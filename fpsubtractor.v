==> flow/design.v <==
module com(exp1,e,eeqe);
  input [7:0] e,exp1;
  output eeqe;
  assign eeqe=(exp1==e)?1:0;
  endmodule
module comparator(exp1,exp2,c,d);
input [7:0] c,d;
output [7:0] exp1,exp2;
assign exp1=(c>d) || (c==d) ? c:d;
assign exp2=(c<d)?c:d;
endmodule
module fpsubtractor(a,b,sub_out,clk,reset,load);
  input clk,reset,load;
  input [31:0] a,b;
  wire [23:0] s1,s2;
  wire msb;
  wire [23:0] sum;
  output [31:0] sub_out;
  wire carry;
  wire [23:0]out;
  wire [7:0] exp1,exp2,exp;
 wire[7:0] d;
 wire [23:0] s3,s5;
 wire [23:0]s4,s6;
 wire sign;
 assign sign=(a[30:0]>b[30:0])?a[31]:b[31];
 assign s1={1'b1,a[22:0]};
 assign s2={1'b1,b[22:0]};
 wire aeqe;
 comparator m1(exp1,exp2,a[30:23],b[30:23]); 
 com m2(exp1,a[30:23],aeqe);
 subtractor m4(d,exp1,exp2);
 assign s3=(aeqe==1)?s2:s1;
 assign s5=(aeqe==1)?s1:s2;
 assign s6=~s3+1;
 shiftreg_sub m5(s6,clk,reset,load,d,s4);
 assign {carry,sum}=s5+s4;
 assign out=(carry==0)&& (sum[23]==1)? ~sum+1:sum;
 assign exp=(sum[23]==0)?(exp1-1):exp1;
 assign sub_out=(out[23]==0)?{sign,exp,out[21:0],1'b0}:{sign,exp,out[22:0]};
 endmodule
module shiftreg_sub(s6,clk,reset,load,d,s4);
  output reg [23:0] s4;
  input [23:0] s6;
  input [7:0] d;
  input reset,clk,load;
  always @(posedge clk)
  if(reset==1) s4<=0;
  else if (load==1) s4<=s6;
  else begin
    case (d)
      8'b00000000:s4<=s4;
      8'b00000001: s4 <={1'b1,s4[23:1]};
      8'b00000010: s4 <={2'b11,s4[23:2]};
      8'b00000011: s4 <={3'b111,s4[23:3]};
      8'b00000100: s4 <={4'b1111,s4[23:4]};
      8'b00000101: s4 <={5'b11111,s4[23:5]};
      8'b00000110: s4 <={6'b111111,s4[23:6]};
      8'b00000111: s4 <={7'b1111111,s4[23:7]};
      8'b00001000: s4 <={8'b11111111,s4[23:8]};
      8'b00001001: s4 <={9'b111111111,s4[23:9]};
      8'b00001010: s4 <={10'b111111111,s4[23:10]};
      8'b00001011: s4 <={11'b1111111111,s4[23:11]};
      8'b00001100: s4 <={12'b11111111111,s4[23:12]};
      8'b00001101: s4 <={13'b111111111111,s4[23:13]};
      8'b00001110: s4 <={14'b1111111111111,s4[23:14]};
      8'b00001111: s4 <={15'b11111111111111,s4[23:15]};
      8'b00010000: s4 <={16'b111111111111111,s4[23:16]};
      8'b00010001: s4 <={17'b1111111111111111,s4[23:17]};
      8'b00010010: s4 <={18'b11111111111111111,s4[23:18]};
      8'b00010011: s4 <={19'b111111111111111111,s4[23:19]};
      8'b00010100: s4 <={20'b1111111111111111111,s4[23:20]};
      8'b00010101: s4 <={21'b11111111111111111111,s4[23:21]};
      8'b00010110: s4 <={22'b111111111111111111111,s4[23:22]};
      8'b00010111: s4 <={23'b1111111111111111111111,s4[23]};
      default: s4 <=24'b111111111111111111111111;
    endcase
    end
  endmodule
module subtractor(d,exp1,exp2);
output [7:0] d;
input [7:0] exp1,exp2;
assign d=exp1-exp2;
endmodule
# Reports on fpsubtractor
# What the tools print for fpsubtractor, step after step.
# Line numbers count from 1 in the design file above.
# Cell names lack the library's common part.
# A cell with - has no value.
[design]
top = "fpsubtractor"
clock = "clk"
library = "sky130hd"
lib_corner = "tt_025C_1v80"

# Word-level counts
# Counts by Yosys on the flattened word-level netlist (proc, flatten, opt, wreduce; memories kept). Register bits leave out memories and registers merged into their read ports (data or address). Print and check cells are left out. Cells with the same type and inputs are merged into one.
[op_classes]
addsub = 5
n_cmp = 3
equal = 26
muxes = 11
bitwise = 3
reduce_and_logical = 3
[op_table]
columns = ["op", "count"]
rows = [
  ["parallel mux 24 bit (select 24 bit)", 1],
  ["two-way mux 23 bit", 3],
  ["equality test 8 x 4 -> 1 bit with constant B", 8],
  ["equality test 8 x 5 -> 1 bit with constant B", 8],
  ["adder 24 x 1 -> 24 bit with constant B", 2],
  ["inverter 24 bit", 2],
  ["two-way mux 24 bit", 2],
  ["equality test 8 x 3 -> 1 bit with constant B", 4],
  ["> comparator 31 bit", 1],
  ["adder 24 x 24 -> 25 bit", 1],
  ["two-way mux 8 bit", 3],
  ["equality test 8 x 2 -> 1 bit with constant B", 2],
  ["equality test 8 bit", 2],
  ["subtractor 8 x 1 -> 8 bit with constant B", 1],
  ["equality test 8 x 1 -> 1 bit with constant B", 1],
  ["subtractor 8 bit", 1],
  ["> comparator 8 bit", 1],
  ["less-than comparator 8 bit", 1],
  ["zero test 8 bit", 1],
  ["!= test 2 bit with constant B", 1],
  ["two-way mux 1 bit", 2],
  ["logical AND 1 bit", 1],
  ["logical OR 1 bit", 1],
  ["inverter 1 bit", 1],
]
[word_totals]
ff_bits = 24
out_inout_bits = 32
word_cells = 52

# Longest topological paths
# Yosys ltp: most cells in a row. Word level: on the elaborated netlist, between registers, memories and ports. Mapped: between sequential cells and ports; inverters and the memories' decode and read muxes count.
[depth]
depth_word = 11
abc_area = 0
mapped_depth = 27
ltp_nobuf = 21

# After synthesis
# Yosys stat after the flow's synthesis: flattened, memories mapped to cells. It holds for the ABC_AREA given above (unset counts as 0); a run with the other value may have another netlist.
[mapped]
stdcells = 1217
mapped_area_um2 = 8360.5
seqArea_um2 = 480.5
flip_flops = 24
buffers = 91
[by_type]
columns = ["cell", "count", "type_area_um2"]
rows = [
  ["ha_1", 66, 825.792],
  ["a21oi_1", 100, 500.48],
  ["dfxtp_1", 24, 480.461],
  ["mux2i_1", 38, 380.365],
  ["xnor2_1", 43, 376.611],
  ["a22oi_1", 46, 345.331],
  ["nor3_1", 69, 345.331],
  ["nor2_1", 91, 341.578],
  ["mux2_2", 29, 326.563],
  ["nand2_1", 87, 326.563],
  ["o21ai_0", 65, 325.312],
  ["clkbuf_1", 73, 274.013],
  ["xor2_1", 31, 271.51],
  ["inv_1", 60, 225.216],
  ["a221oi_1", 22, 192.685],
  ["nand4_1", 25, 156.4],
  ["a31oi_1", 24, 150.144],
  ["a2111oi_0", 17, 148.893],
]
# Other cell types: 66; their cells: 307.
# By module: a second synthesis without flattening, with its own total; a netlist apart from the flattened one above.
[unflattened]
hier_cells = 1326
area_unflattened_um2 = 8938.6
# Rows give one instance, submodules left out.
[modules]
columns = ["module", "instances", "n_cells", "area_um2", "seq_area_um2"]
rows = [
  ["fpsubtractor", 1, 654, 4410.5, 0.0],
  ["shiftreg_sub", 1, 518, 3479.6, 480.5],
  ["comparator", 1, 100, 630.6, 0.0],
  ["subtractor", 1, 43, 331.6, 0.0],
  ["com", 1, 11, 86.3, 0.0],
]

# Timing after synthesis
# Source: OpenSTA report_checks on the synthesized netlist (no wires, ideal clock, input and output delay 20% of the period each), path of least setup slack; recovery checks are left aside. Register names are those of the netlist, which keeps one name where synthesis merged equal registers.
[synth_path]
path_type = "input-to-output"
from = "input b[28]"
to = "output sub_out[18]"
period_ps = 13600
input_delay_ps = 2720
launch_ps = 2720
t_arrival_ps = 8703
t_required_ps = 10880
path_slack_ps = 2177
delay_ps = 5983
stages = 22
period_less_setup_slack_ps = 11423
# "delay_ps" is the arrival time less input delay plus setup time.
# At an output port there is no setup time.
# "stages": output pins that drive a net of the path, with the launching flip-flop's if there is one; two outputs of one cell count as two.
# "period_less_setup_slack_ps" is the clock period less the worst setup slack; recovery checks do not enter. This is arithmetic on one report: input and output delays are still those of the set period (20% each).
# The rows between start and end are the longest chain of elaborated cells between them; the timing report does not say that the signal goes this way. Where chains are equally long, one stands for them.
# Each line given opens the expression or statement behind the cell; cells for indexed reads and writes are added by Yosys, which also makes memories of some case tables.
[synth_via]
cell_sequence = "inv_1 > ha_1 > a21oi_1 > o21ai_0 > o21bai_1 > a21oi_1 > clkbuf_1 > clkbuf_1 > clkbuf_1 > buf_1 > mux2_2 > ha_1 > or4_1 > o21ai_2 > a21oi_2 > a311oi_4 > xnor2_1 > or4b_4 > nor4_4 > a31oi_4 > buf_6 > mux2i_1"
elab_chain_cells = 11
cone_cells = 14
classes_between = "add/sub (2); compare (1); eq/ne (2); mux (5); logic (2); reduce/logical (2)"
[synth_rtl]
columns = ["element", "line", "source"]
rows = [
  ["start: declaration", 14, "input [31:0] a,b;"],
  ["> comparator 8 bit", 9, "assign exp1=(c>d) || (c==d) ? c:d;"],
  ["logical OR 1 bit", 9, ""],
  ["two-way mux 8 bit", 9, ""],
  ["equality test 8 bit", 4, "assign eeqe=(exp1==e)?1:0;"],
  ["two-way mux 1 bit", 4, ""],
  ["two-way mux 23 bit", 34, "assign s5=(aeqe==1)?s1:s2;"],
  ["adder 24 x 24 -> 25 bit", 37, "assign {carry,sum}=s5+s4;"],
  ["inverter 24 bit", 38, "assign out=(carry==0)&& (sum[23]==1)? ~sum+1:sum;"],
  ["adder 24 x 1 -> 24 bit", 38, ""],
  ["two-way mux 24 bit", 38, ""],
  ["two-way mux 23 bit", 40, "assign sub_out=(out[23]==0)?{sign,exp,out[21:0],1'b0}:{sign,exp,out[22:0]};"],
  ["end: declaration", 18, "output [31:0] sub_out;"],
]

# Path in the finished layout
# From the final timing report of job 2: the path of least setup slack in the routed layout; clock arrival at registers is part of the times.
# The report prints the path's times to 10 ps; the period is as set.
[layout_path]
path_type = "input-to-output"
from = "input b[25]"
to = "output sub_out[12]"
period_ps = 10800
input_delay_ps = 2160
launch_ps = 2160
t_arrival_ps = 8340
t_required_ps = 8640
path_slack_ps = 300
stages = 24
# The rows between start and end are the longest chain of elaborated cells between them; the timing report does not say that the signal goes this way. Where chains are equally long, one stands for them.
[layout_via]
cell_sequence = "clkdlybuf4s50_1 > inv_1 > ha_1 > a21oi_1 > o2111a_1 > o21bai_1 > a21oi_4 > buf_12 > nand2_1 > o21ai_0 > ha_1 > inv_1 > fa_1 > xor2_1 > nand3_1 > or4_1 > nor3_1 > nand4b_1 > nor4_4 > buf_4 > nand2_1 > mux2i_1 > nor3_1 > clkdlybuf4s50_1"
elab_chain_cells = 11
cone_cells = 14
classes_between = "add/sub (2); compare (1); eq/ne (2); mux (5); logic (2); reduce/logical (2)"
[layout_rtl]
columns = ["element", "line", "source"]
rows = [
  ["start: declaration", 14, "input [31:0] a,b;"],
  ["> comparator 8 bit", 9, "assign exp1=(c>d) || (c==d) ? c:d;"],
  ["logical OR 1 bit", 9, ""],
  ["two-way mux 8 bit", 9, ""],
  ["equality test 8 bit", 4, "assign eeqe=(exp1==e)?1:0;"],
  ["two-way mux 1 bit", 4, ""],
  ["two-way mux 23 bit", 34, "assign s5=(aeqe==1)?s1:s2;"],
  ["adder 24 x 24 -> 25 bit", 37, "assign {carry,sum}=s5+s4;"],
  ["inverter 24 bit", 38, "assign out=(carry==0)&& (sum[23]==1)? ~sum+1:sum;"],
  ["adder 24 x 1 -> 24 bit", 38, ""],
  ["two-way mux 24 bit", 38, ""],
  ["two-way mux 23 bit", 40, "assign sub_out=(out[23]==0)?{sign,exp,out[21:0],1'b0}:{sign,exp,out[22:0]};"],
  ["end: declaration", 18, "output [31:0] sub_out;"],
]

# Design fpsubtractor on sky130hd. What follows are 2 stored runs of the flow, each under its own settings; their order means nothing. The constraints put input and output delay at 20% of the set period each and load the outputs with 0.01 pF.
# "power_uw" is the tool's figure for a default switching activity; nothing was simulated.

[[run]]
name = "job 1"
[run.settings]
period_ns = 10.9
CORE_UTILIZATION = 66
SETUP_SLACK_MARGIN = 1.13
PLACE_DENSITY_LB_ADDON = 0.3
CORE_ASPECT_RATIO = 1.67
CORE_MARGIN = 10
CELL_PAD_IN_SITES_GLOBAL_PLACEMENT = 1
TNS_END_PERCENT = 45
CTS_CLUSTER_DIAMETER = 274
CAP_MARGIN = 20
SLEW_MARGIN = 20
[run.results]
outcome = "incomplete, placement halted on FLW-0024"

[[run]]
name = "job 2"
[run.settings]
period_ns = 10.8
CORE_UTILIZATION = 42
CAP_MARGIN = 20
CORE_MARGIN = 2
SLEW_MARGIN = 20
[run.results]
finish.utilization_frac = 0.504
post_synth_area_um2 = 8360.5
worstSetupSlack_ps = 301
die_footprint_um2 = 21051.1
stdcell_area_um2 = 9843.2
power_uw = 1538
setupTns_ps = 0
